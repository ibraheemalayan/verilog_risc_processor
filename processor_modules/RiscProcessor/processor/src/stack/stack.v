==> flow/design.v <==
parameter
    LOW = 1'b0,
    HIGH = 1'b1,
    R_Type = 2'b00, 
    J_Type = 2'b01, 
    I_Type = 2'b10, 
    S_Type = 2'b11,
    AND = 5'b00000,  
    ADD = 5'b00001,  
    SUB = 5'b00010,  
    CMP = 5'b00011,  
    ANDI = 5'b00000,  
    ADDI = 5'b00001,  
    LW   = 5'b00010,  
    SW   = 5'b00011,  
    BEQ  = 5'b00100,  
    J    = 5'b00000,  
    JAL  = 5'b00001,  
    SLL  = 5'b00000,  
    SLR  = 5'b00001,  
    SLLV = 5'b00010,  
    SLRV = 5'b00011,  
    ALU_Add = 3'b000,  
    ALU_Sub = 3'b001,  
    ALU_And = 3'b010,  
    ALU_SLL = 3'b011,  
    ALU_SLR = 3'b100,  
    PC_Src_Dft = 2'b00,  
    PC_Src_Ra  = 2'b01,  
    PC_Src_Jmp = 2'b10,  
    PC_Src_BTA = 2'b11,  
    ALU_Src_SAi = 2'b10,  
    ALU_Src_Reg = 2'b11,  
    ALU_Src_SIm = 2'b00,  
    ALU_Src_UIm = 2'b01,  
    R0 = 5'd0,  
    R1 = 5'd1,  
    R2 = 5'd2,  
    R3 = 5'd3,  
    R4 = 5'd4,  
    R5 = 5'd5,  
    R6 = 5'd6,  
    R7 = 5'd7,  
    R8 = 5'd8,  
    R9 = 5'd9,  
    R10 = 5'd10,  
    R11 = 5'd11,  
    R12 = 5'd12,  
    R13 = 5'd13,  
    R14 = 5'd14,  
    R15 = 5'd15,  
    R16 = 5'd16,  
    R17 = 5'd17,  
    R18 = 5'd18,  
    R19 = 5'd19,  
    R20 = 5'd20,  
    R21 = 5'd21,  
    R22 = 5'd22,  
    R23 = 5'd23,  
    R24 = 5'd24,  
    R25 = 5'd25,  
    R26 = 5'd26,  
    R27 = 5'd27,  
    R28 = 5'd28,  
    R29 = 5'd29,  
    R30 = 5'd30,  
    R31 = 5'd31;  
module lastInFirstOutMemory(clock, DataOut, flag_full, flag_empty, sig_push, sig_pop, DataIn);
  output reg [31:0] DataOut;
  output flag_full, flag_empty;
  input [31:0] DataIn;
  input clock, sig_push, sig_pop;
  reg [4:0] stack_pointer;  
  reg [31:0] memory [31:0];  
  assign flag_full = (stack_pointer == 5'd31) ? 1 : 0;
  assign flag_empty = (stack_pointer == 5'd0) ? 1 : 0;
  initial begin
    stack_pointer = 5'd0;
  end
  always @(posedge clock)
  begin
    if (sig_push & !flag_full)
      begin
        memory[stack_pointer] <= DataIn;
        stack_pointer <= stack_pointer + 1;
      end
    else if (sig_pop & !flag_empty)
      begin
        stack_pointer = stack_pointer - 1;
        DataOut <= memory[stack_pointer];
      end
  end
endmodule
# --- Tool chain data of lastInFirstOutMemory ---
# The steps from the RTL of lastInFirstOutMemory to its reports follow in flow order.
# Line numbers count from 1 in the design file above.
# Operators carry their Yosys type and port widths (W data, S select, Z words).
# Cell names lack the library's common part.
design:
  top: "lastInFirstOutMemory"
  clk_port: "clock"
  cell_library: "sky130hd"
  corner: "tt_025C_1v80"

# --- Word-level counts ---
# Source: Yosys, flattened and elaborated, memories not mapped. Widths are those after wreduce. Registers that Yosys merges into a memory's read port (data or address) are not register bits. Print and check cells do not count. Equal cells are merged and count once.
# Memory sizes are those after Yosys's memory passes, which may raise the word count (mostly to a power of two), join words into wider ones and drop unused or constant bits.
word_totals:
  register_bits: 5
  mem_bits_rw: 1024
  clocked_rd_ports_x_width: 32
  n_memories: 1
  in_bits: 35
  output_inout_bits: 34
classes:
  add_sub_neg: 2
  eq_ne: 1
  n_mux: 7
  n_logic: 3
  reduce_and_logical: 5
mem_list:
  columns: ["name", "size", "word_bits", "read_ports", "write_ports", "line_no", "source"]
  rows:
  - ["memory", 32, 32, 1, 1, 74, "reg [31:0] memory [31:0];"]
ops:
  columns: ["cell", "n"]
  rows:
  - ["$mux W32", 1]
  - ["$mux W5", 3]
  - ["$add A5 B1 Y5 const B", 1]
  - ["$sub A5 B1 Y5 const B", 1]
  - ["$eq A5 B5 Y1 const B", 1]
  - ["$logic_not A5 Y1", 1]
  - ["$mux W1", 3]
  - ["$and A1 B1 Y1", 2]
  - ["$logic_not A1 Y1", 2]
  - ["$reduce_and A2 Y1", 1]
  - ["$reduce_bool A2 Y1", 1]
  - ["$not A1 Y1", 1]

# --- Depth ---
# Depth = most cells in a row (Yosys ltp): at word level without a register or memory, in the mapped netlist without a sequential cell, where the memories' decode and read muxes count.
logic_depth:
  ltp_word: 6
  ABC_AREA: 0
  mapped_depth: 12
  mapped_depth_nobuf: 7

# --- Netlist ---
# The flow's flattened synthesis, as Yosys stat reports it; memories are mapped. The netlist is that of the ABC_AREA named above (0 if unset); the other value can give another one.
synth_totals:
  stdcells: 1765
  mapped_area_mm2: 0.041172
  flip_flops: 1061
  buf_cells: 102
types:
  columns: ["type", "n"]
  rows:
  - ["edfxtp_1", 1061]
  - ["mux4_2", 256]
  - ["mux2_2", 64]
  - ["a2111oi_2", 30]
  - ["a21oi_1", 64]
  - ["mux2i_1", 32]
  - ["buf_6", 26]
  - ["a211oi_1", 32]
  - ["nor2b_1", 34]
  - ["buf_2", 30]
  - ["nor2_1", 36]
  - ["buf_4", 13]
  - ["clkbuf_1", 26]
  - ["ha_1", 6]
  - ["buf_8", 2]
  - ["xor2_4", 1]
  - ["nand2_1", 7]
  - ["xor2_1", 3]
# Not listed: further types 25, cells in them 42.

# --- Worst setup path after synthesis ---
# Source: OpenSTA report_checks on the synthesized netlist (no wires, ideal clock, input and output delay 20% of the period each), path of least setup slack; recovery checks are left aside. Register names are those of the netlist, which keeps one name where synthesis merged equal registers.
synth_path:
  path_type: "register to register"
  from: "reg stack_pointer[2]"
  to: "mem memory[12][0]"
  clock_period_ps: 3770
  setup_ps: 421
  t_first_pin_ps: 0
  arrival_ps: 3113
  t_required_ps: 3349
  path_slack_ps: 235
  path_delay_ps: 3534
  path_stages: 9
  path_buffers: 3
  synth_period_reached_ps: 3535
# "path_delay_ps" = arrival - input delay + setup time.
# "path_stages": output pins that drive a net of the path, with the launching flip-flop's if there is one; two outputs of one cell count as two.
# "synth_period_reached_ps" = period - worst setup slack (recovery checks aside). The figure is calculated, with input and output delays left at 20% of the set period.
# The rows between start and end are the longest chain of elaborated cells between them; the timing report does not say that the signal goes this way. Where chains are equally long, one stands for them.
# Each line given opens the expression or statement behind the cell; cells for indexed reads and writes are added by Yosys, which also makes memories of some case tables.
# Only ways into the end's enable, where the timed path ends, are counted here.
synth_between:
  path_cell_list: "edfxtp_1 buf_6 buf_2 and3_1 ha_1 nor2b_1 clkbuf_1 nand2_1 nor2_1"
  elab_chain_cells: 5
synth_rtl:
  columns: ["item", "line_no", "source"]
  rows:
  - ["start: declaration", 73, "reg [4:0] stack_pointer;"]
  - ["start: assignment", 85, "stack_pointer <= stack_pointer + 1;"]
  - ["start: assignment", 89, "stack_pointer = stack_pointer - 1;"]
  - ["$eq A5 B5 Y1", 75, "assign flag_full = (stack_pointer == 5'd31) ? 1 : 0;"]
  - ["$mux W1", 75, null]
  - ["$logic_not A1 Y1", 82, "if (sig_push & !flag_full)"]
  - ["$and A1 B1 Y1", 82, null]
  - ["$mux W5", 82, null]
  - ["end: declaration", 74, "reg [31:0] memory [31:0];"]

# --- Timing after layout ---
# From the final timing report of flow run A: the path of least setup slack in the routed layout; clock arrival at registers is part of the times.
# The report prints the path's times to 10 ps; the period is as set.
layout_path:
  path_type: "register to register"
  from: "reg stack_pointer[0]"
  to: "reg DataOut[10]"
  clock_period_ps: 4200
  setup_ps: 270
  t_first_pin_ps: 670
  arrival_ps: 3490
  t_required_ps: 4600
  path_slack_ps: 1120
  path_stages: 11
  path_buffers: 4
# The rows between start and end are the longest chain of elaborated cells between them; the timing report does not say that the signal goes this way. Where chains are equally long, one stands for them.
layout_between:
  path_cell_list: "edfxtp_1 buf_4 buf_4 inv_1 ha_2 xor2_4 buf_4 buf_12 mux2_2 a21oi_1 a2111oi_2"
  elab_chain_cells: 6
layout_rtl:
  columns: ["item", "line_no", "source"]
  rows:
  - ["start: declaration", 73, "reg [4:0] stack_pointer;"]
  - ["start: assignment", 85, "stack_pointer <= stack_pointer + 1;"]
  - ["start: assignment", 89, "stack_pointer = stack_pointer - 1;"]
  - ["$eq A5 B5 Y1", 75, "assign flag_full = (stack_pointer == 5'd31) ? 1 : 0;"]
  - ["$mux W1", 75, null]
  - ["$logic_not A1 Y1", 82, "if (sig_push & !flag_full)"]
  - ["$and A1 B1 Y1", 82, null]
  - ["$not A1 Y1", null, null]
  - ["$reduce_and A2 Y1", null, null]
  - ["end: declaration", 69, "output reg [31:0] DataOut;"]

# Measured data: module lastInFirstOutMemory, platform sky130hd, 2 stored runs of the flow under differing settings, order arbitrary. Input and output delays are each 20% of the period that was set; the output load is 0.01 pF.
# By "timing.achieved_period_ps" is meant the clock period of the run minus its worst setup slack. This is arithmetic on one report: input and output delays are still those of the set period (20% each).
# "worst_setup_path_time_ps" = time allowed to the worst setup path (clock period - input delay - output delay, where it has them) - its slack; a late launch clock adds to it, a late capture clock takes from it.
# By "fin_power_mw" is meant OpenSTA's value without simulated activity: inputs other than the clock are taken to toggle once in ten clock periods, and the tool carries that through the logic.
# "worst_setup_path_time_ps" is known to 10 ps.
runs:
  - name: "flow run A"
    settings:
      period_ns: 4.2
      SETUP_SLACK_MARGIN: 1.13
      CAP_MARGIN: 20
      CORE_MARGIN: 2
      CORE_UTILIZATION: 40
      SLEW_MARGIN: 20
    results:
      fin_power_mw: 31.499
      worst_setup_path_time_ps: 3080
      worstPathKind: "register to register"
      timing.achieved_period_ps: 3085
      dieArea_mm2: 0.105511
      final_setup_ws_ps: 1115
      yosys_chip_area_mm2: 0.041172
      fin_tns_ps: 0
      worst_hold_slack_ps: 693
      final_cell_area_mm2: 0.047682
      layout_utilization_pct: 46.8
  - name: "flow run B"
    settings:
      period_ns: 2.5
      CORE_UTILIZATION: 47
      PLACE_DENSITY_LB_ADDON: 0.2
      CORE_MARGIN: 4
      GPL_ROUTABILITY_DRIVEN: 0
      CTS_CLUSTER_SIZE: 17
      CTS_CLUSTER_DIAMETER: 62
      CAP_MARGIN: 0
      SLEW_MARGIN: 5
    results:
      final_cell_area_mm2: 0.0495801
      timing.achieved_period_ps: 2474
      final_setup_ws_ps: 26
      worst_setup_path_time_ps: 2470
      worstPathKind: "register to register"
      fin_power_mw: 54.294
      layout_utilization_pct: 57.1
      worst_hold_slack_ps: 670
      fin_tns_ps: 0
      dieArea_mm2: 0.0923978
      yosys_chip_area_mm2: 0.041172
